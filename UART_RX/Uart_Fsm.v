==> flow/design.v <==
module UART_Fsm #(parameter width=8)
(
input wire   	 	Clk,
input wire   	 	Rst,
input wire    	 	Rx_in,
input wire    	 	Parity_En,
input wire    	 	Parity_err,
input wire    	 	Start_err,
input wire    	 	Stop_err,
input wire [5:0] 	Prescale,
input wire [5:0] 	edgecount,
input wire [3:0] 	bit_count,
output reg    	 	Deser_en,
output reg    	 	Edge_count_en,
output reg    	 	Parity_chk_en,
output reg    	 	Stop_chk_en,
output reg    	 	Start_chk_en,
output reg    	 	Data_sampling_en,
output reg    	 	Data_Valid
);
parameter [2:0] Idle=3'b000,
		Start=3'b001,
		Data=3'b010,
		Parity=3'b011,
		Stop=3'b100,
		Error_chk=3'b101;
reg [2:0]       Current_state,Next_state;
wire        [5:0]      check_edge , 
                       error_check_edge; 
assign check_edge=Prescale-1;
assign error_check_edge=Prescale-2;
always @(posedge Clk  or negedge Rst) begin   
	if(!Rst)
		Current_state<=Idle;
	else 
		Current_state<=Next_state;
end
always @(*) begin    
	case(Current_state)
	 Idle: begin
		if(!Rx_in)
			Next_state<=Start;
		else
			Next_state<=Idle;
	 end
	 Start: begin
		if((bit_count==0)&&(edgecount==check_edge)) begin
		  if(!Start_err)
			Next_state<=Data;
		  else 
			Next_state<=Idle;
		end
		else
			Next_state<=Start;
	 end
	 Data: begin
		if((bit_count=='d8)&&(edgecount==check_edge)) begin
		  if(Parity_En)
			Next_state<=Parity;
		  else 
			Next_state<=Stop;
		end
		else
			Next_state<=Data;
	 end
	 Parity: begin
		if((bit_count=='d9)&&(edgecount==check_edge)) 
			Next_state<=Stop;
		else
			Next_state<=Parity;
	 end
	 Stop: begin
		if(Parity_En) begin
		   if((bit_count=='d10)&&(edgecount==error_check_edge)) 
			Next_state<=Error_chk;
		   else
			Next_state<=Stop;
		end
		else
		   if((bit_count=='d9)&&(edgecount==error_check_edge)) 
			Next_state<=Error_chk;
		   else
			Next_state<=Stop;
	 end
	 Error_chk: begin
		if(!Rx_in)
			Next_state<=Start;
		else
			Next_state<=Idle;
	 end
	 default: begin
		Next_state<=Idle;
	 end
	endcase
end
always @(*) begin    
   	 Edge_count_en<=0;
   	 Parity_chk_en<=0;
    	 Stop_chk_en<=0;
    	 Start_chk_en<=0;
    	 Data_sampling_en<=0;
  	 Data_Valid<=0;
	 Deser_en<=0;
	case(Current_state)
	 Idle: begin
	 	if(!Rx_in) begin
	 	  Edge_count_en<=1;
   	 	  Parity_chk_en<=0;
    	 	  Stop_chk_en<=0;
    	 	  Start_chk_en<=1;
    	 	  Data_sampling_en<=1;
  	 	  Data_Valid<=0;
		  Deser_en<=0;
	 	end
	 	else begin
	 	  Edge_count_en<=0;
   	 	  Parity_chk_en<=0;
    	 	  Stop_chk_en<=0;
    	 	  Start_chk_en<=0;
    	 	  Data_sampling_en<=0;
  	 	  Data_Valid<=0;
		  Deser_en<=0;
	 	end
	 end
	 Start: begin
	 	Edge_count_en<=1;
   		Parity_chk_en<=0;
    	 	Stop_chk_en<=0;
    	 	Start_chk_en<=1;
    	 	Data_sampling_en<=1;
  	 	Data_Valid<=0;
		Deser_en<=0;
	 end
	 Data: begin
	 	Edge_count_en<=1;
   	 	Parity_chk_en<=0;
    	 	Stop_chk_en<=0;
    	 	Start_chk_en<=0;
    	 	Data_sampling_en<=1;
  	 	Data_Valid<=0;
		Deser_en<=1;
	 end
	 Parity: begin
	 	Edge_count_en<=1;
   	 	Parity_chk_en<=1;
    	 	Stop_chk_en<=0;
    	 	Start_chk_en<=0;
    	 	Data_sampling_en<=1;
  	 	Data_Valid<=0;
		Deser_en<=0;
	 end
	 Stop: begin
	 	Edge_count_en<=1;
   	 	Parity_chk_en<=0;
    	 	Stop_chk_en<=1;
    	 	Start_chk_en<=0;
    	 	Data_sampling_en<=1;
  	 	Data_Valid<=0;
		Deser_en<=0;
	 end
	 Error_chk: begin
	 	Edge_count_en<=0;
   	 	Parity_chk_en<=0;
    	 	Stop_chk_en<=0;
    	 	Start_chk_en<=0;
    	 	Data_sampling_en<=1;
		Deser_en<=0;
		if(Parity_err|Stop_err)
			Data_Valid<=0;
		else
			Data_Valid<=1;
	 end
	 default: begin
	 	Edge_count_en<=0;
   	 	Parity_chk_en<=0;
    	 	Stop_chk_en<=0;
    	 	Start_chk_en<=0;
    	 	Data_sampling_en<=0;
  	 	Data_Valid<=0;
		Deser_en<=0;
	 end
	endcase
end 
endmodule
Step by step through the tools: UART_Fsm
Tool output for the design above, in the order of the flow.
Lines are those of the file above, counted from 1.
Operators carry their Yosys type and port widths (W data, S select, Z words).
The mark -- stands for no value.

design
  top = UART_Fsm
  clock port = Clk
  library = sky130hd
  timing corner = tt_025C_1v80

After elaboration
Counts by Yosys on the flattened word-level netlist (proc, flatten, opt, wreduce; memories kept). Register bits leave out memories and registers merged into their read ports (data or address); mux counts leave out enables and synchronous resets folded into registers. Print and check cells are left out.

bit counts
  input bits = 23
  bits in registers = 3
  cells after elaboration = 43
  output and inout port bits = 7

cells by class
  $add $sub $neg = 2
  bitwise logic cells = 1
  multiplexer cells = 19
  equal/unequal tests = 10
  reductions and logical operators = 10

operators by type and width
  operator               count
  $pmux W3 S5            1
  $eq A4 B4 Y1 const B   3
  $eq A6 B6 Y1           2
  $mux W1                10
  $mux W3                3
  $eq A3 B2 Y1 const B   2
  $eq A3 B3 Y1 const B   2
  $sub A6 B1 Y6 const B  1
  $sub A6 B2 Y6 const B  1
  $pmux W1 S2            3
  $logic_and A1 B1 Y1    5
  $reduce_or A5 Y1       1
  $logic_not A4 Y1       1
  $reduce_or A4 Y1       1
  $mux W2                2
  $eq A3 B1 Y1 const B   1
  $logic_not A3 Y1       1
  $reduce_or A2 Y1       1
  $or A1 B1 Y1           1

Depth
Longest topological path by Yosys (ltp), each cell counted once; first at word level (registers and memories cut), then after technology mapping (sequential cells cut; the memories' decode and read muxes count).

depth
  depth after elaboration = 6
  ABC_AREA = 0
  depth in mapped cells = 7
  gate-level depth less buffers = 7

Netlist
Source: synth_stat.txt of the flow (Yosys; design flattened, memories mapped). It holds for the ABC_AREA given above (unset counts as 0); a run with the other value may have another netlist.
Totals and module areas in this step are rounded.

cell types
  cell                       count  total area (µm²)
  sky130_fd_sc_hd__dfrtp_1   5      125.12
  sky130_fd_sc_hd__xnor2_1   7      61.309
  sky130_fd_sc_hd__ha_1      3      37.536
  sky130_fd_sc_hd__dfstp_2   1      26.275
  sky130_fd_sc_hd__inv_1     7      26.275
  sky130_fd_sc_hd__nor2_1    7      26.275
  sky130_fd_sc_hd__xor2_1    3      26.275
  sky130_fd_sc_hd__or4_4     2      22.522
  sky130_fd_sc_hd__o31ai_4   1      21.27
  sky130_fd_sc_hd__a211oi_4  1      20.019
  sky130_fd_sc_hd__a21o_1    2      15.014
  sky130_fd_sc_hd__a21oi_1   3      15.014
  sky130_fd_sc_hd__nand3_1   3      15.014
  sky130_fd_sc_hd__nand3b_1  2      15.014
  sky130_fd_sc_hd__nor3b_1   2      15.014
  sky130_fd_sc_hd__or4_1     2      15.014
  sky130_fd_sc_hd__nand2b_4  1      13.763
  sky130_fd_sc_hd__and3_1    2      12.512

Not listed: further types 19, cells in them 22.

mapped netlist
  cell count = 76
  mapped flip-flops = 6
  buffers = 1
  sequential area = 150 µm²
  mapped area = 660 µm²

Worst setup path after synthesis
Path of least setup slack by OpenSTA after synthesis, without wires, with an ideal clock, recovery checks aside; 20% of the period is set as input and as output delay. Where synthesis merged equal registers, the netlist keeps one of their names.

timing path after synthesis
  path type = input-to-reg
  start = in Prescale[1]
  end = reg Current_state
  path delay = 1.633 ns
  clock period = 2.42 ns
  stages on the path = 7
  external input delay = 0.484 ns
  path buffers = 0
  arrival = 1.998 ns
  required time = 2.301 ns
  library setup time = 0.119 ns
  setup slack = 0.304 ns
  launch time at the first pin = 0.484 ns
  synthesis period reached = 2.116 ns

"path delay" is the arrival time less input delay plus setup time.
"stages on the path" counts driving pins, that of a launching flip-flop among them; a cell with two outputs on the path counts twice.
"synthesis period reached" is the clock period less the worst setup slack; recovery checks do not enter. This is arithmetic on one report: input and output delays are still those of the set period (20% each).
Where an end lacks its bit number, it is one bit of the signal, or one of the new flip-flops if synthesis recoded a state register.

between the ends, after synthesis
  path through = sky130_fd_sc_hd__inv_1 -> sky130_fd_sc_hd__ha_1 -> sky130_fd_sc_hd__and2_4 -> sky130_fd_sc_hd__or4_4 -> sky130_fd_sc_hd__a211oi_4 -> sky130_fd_sc_hd__nand3b_1 -> sky130_fd_sc_hd__o21a_1

ends and longest elaborated chain, after synthesis
  what                line  RTL
  start: declaration  10    input wire [5:0] Prescale,
  end: assignment     34    Current_state<=Idle;
  end: assignment     36    Current_state<=Next_state;
  end: declaration    27    reg [2:0]       Current_state,Next_state;

No chain of elaborated cells between the ends is given.

Worst path after layout
From the final timing report of flow run A: the path of least setup slack in the routed layout; clock arrival at registers is part of the times.

timing path post-layout
  path type = reg-to-output
  start = reg Current_state
  end = out Data_sampling_en
  stages on the path = 5
  clock period = 1.67 ns
  setup slack = -0.32 ns
  launch time at the first pin = 0.26 ns
  arrival = 1.66 ns
  external output delay = 0.33 ns
  required time = 1.34 ns
  path buffers = 1

Where an end lacks its bit number, it is one bit of the signal, or one of the new flip-flops if synthesis recoded a state register.
The rows between start and end are the longest chain of elaborated cells between them; the timing report does not say that the signal goes this way. Where chains are equally long, one stands for them.
A line is the first line of the expression or statement that the cell stems from. Yosys adds cells for indexed reads and writes and turns some case tables into memories.

between the ends, post-layout
  path through = sky130_fd_sc_hd__dfrtp_1 -> sky130_fd_sc_hd__a21o_1 -> sky130_fd_sc_hd__or4_4 -> sky130_fd_sc_hd__or2_1 -> sky130_fd_sc_hd__buf_2
  length of the longest elaborated chain = 3
  elaborated cells on any way between the ends = 8
  classes of those cells = 5 x eq/ne; 1 x mux; 2 x reduce/logical

ends and longest elaborated chain, post-layout
  what                line  RTL
  start: declaration  27    reg [2:0]       Current_state,Next_state;
  start: assignment   34    Current_state<=Idle;
  start: assignment   36    Current_state<=Next_state;
  $eq A3 B2 Y1        104   case(Current_state)
  $reduce_or A5 Y1    --
  $pmux W1 S2         104
  end: declaration    18    output reg Data_sampling_en,

Subject: flow runs of UART_Fsm

Hi,

Below are 2 stored runs of the flow (Yosys, OpenROAD; platform sky130hd) on UART_Fsm, each with its settings and what was measured, unordered. Constraints: input delay and output delay 20% of the set period each, output load 0.01 pF.
By "period reached" is meant the clock period of the run minus its worst setup slack. This is arithmetic on one report: input and output delays are still those of the set period (20% each).
"time on the worst setup path" means the part of the period allowed to the worst setup path (the constraints hold back 20% at inputs and 20% at outputs) less its slack; where the path has registers, the arrival times of their clocks count too.
"power" rests on the timing tool's default activity at the inputs, not on a simulated workload.
Measured values are rounded.
Among the settings, -- means not set for that run.

item                                                     flow run A     flow run B
period_ns                                                1.67           3.97
CAP_MARGIN                                               20             20
CORE_MARGIN                                              2              2
CORE_UTILIZATION                                         40             35
SLEW_MARGIN                                              20             20
SETUP_SLACK_MARGIN                                       --             0.3
PLACE_DENSITY_LB_ADDON                                   --             0.25
CELL_PAD_IN_SITES_DETAIL_PLACEMENT                       --             2
ABC_AREA                                                 --             0
MIN_ROUTING_LAYER                                        --             met2
MAX_ROUTING_LAYER                                        --             met5
worst setup slack after layout (ns)                      -0.32          0.40
time on the worst setup path (ns)                        1.66           1.98
worst setup path kind                                    reg-to-output  input-to-output
utilization in the final report (%)                      88             57
chip area in the Yosys report (µm²)                      660            660
setup total negative slack (ns)                          -1.2           0.000
period reached (ns)                                      1.993          3.572
area of the standard cells in the finished layout (µm²)  1300           1000
full die area (µm²)                                      2000           2200
power (mW)                                               0.64           0.24

Regards
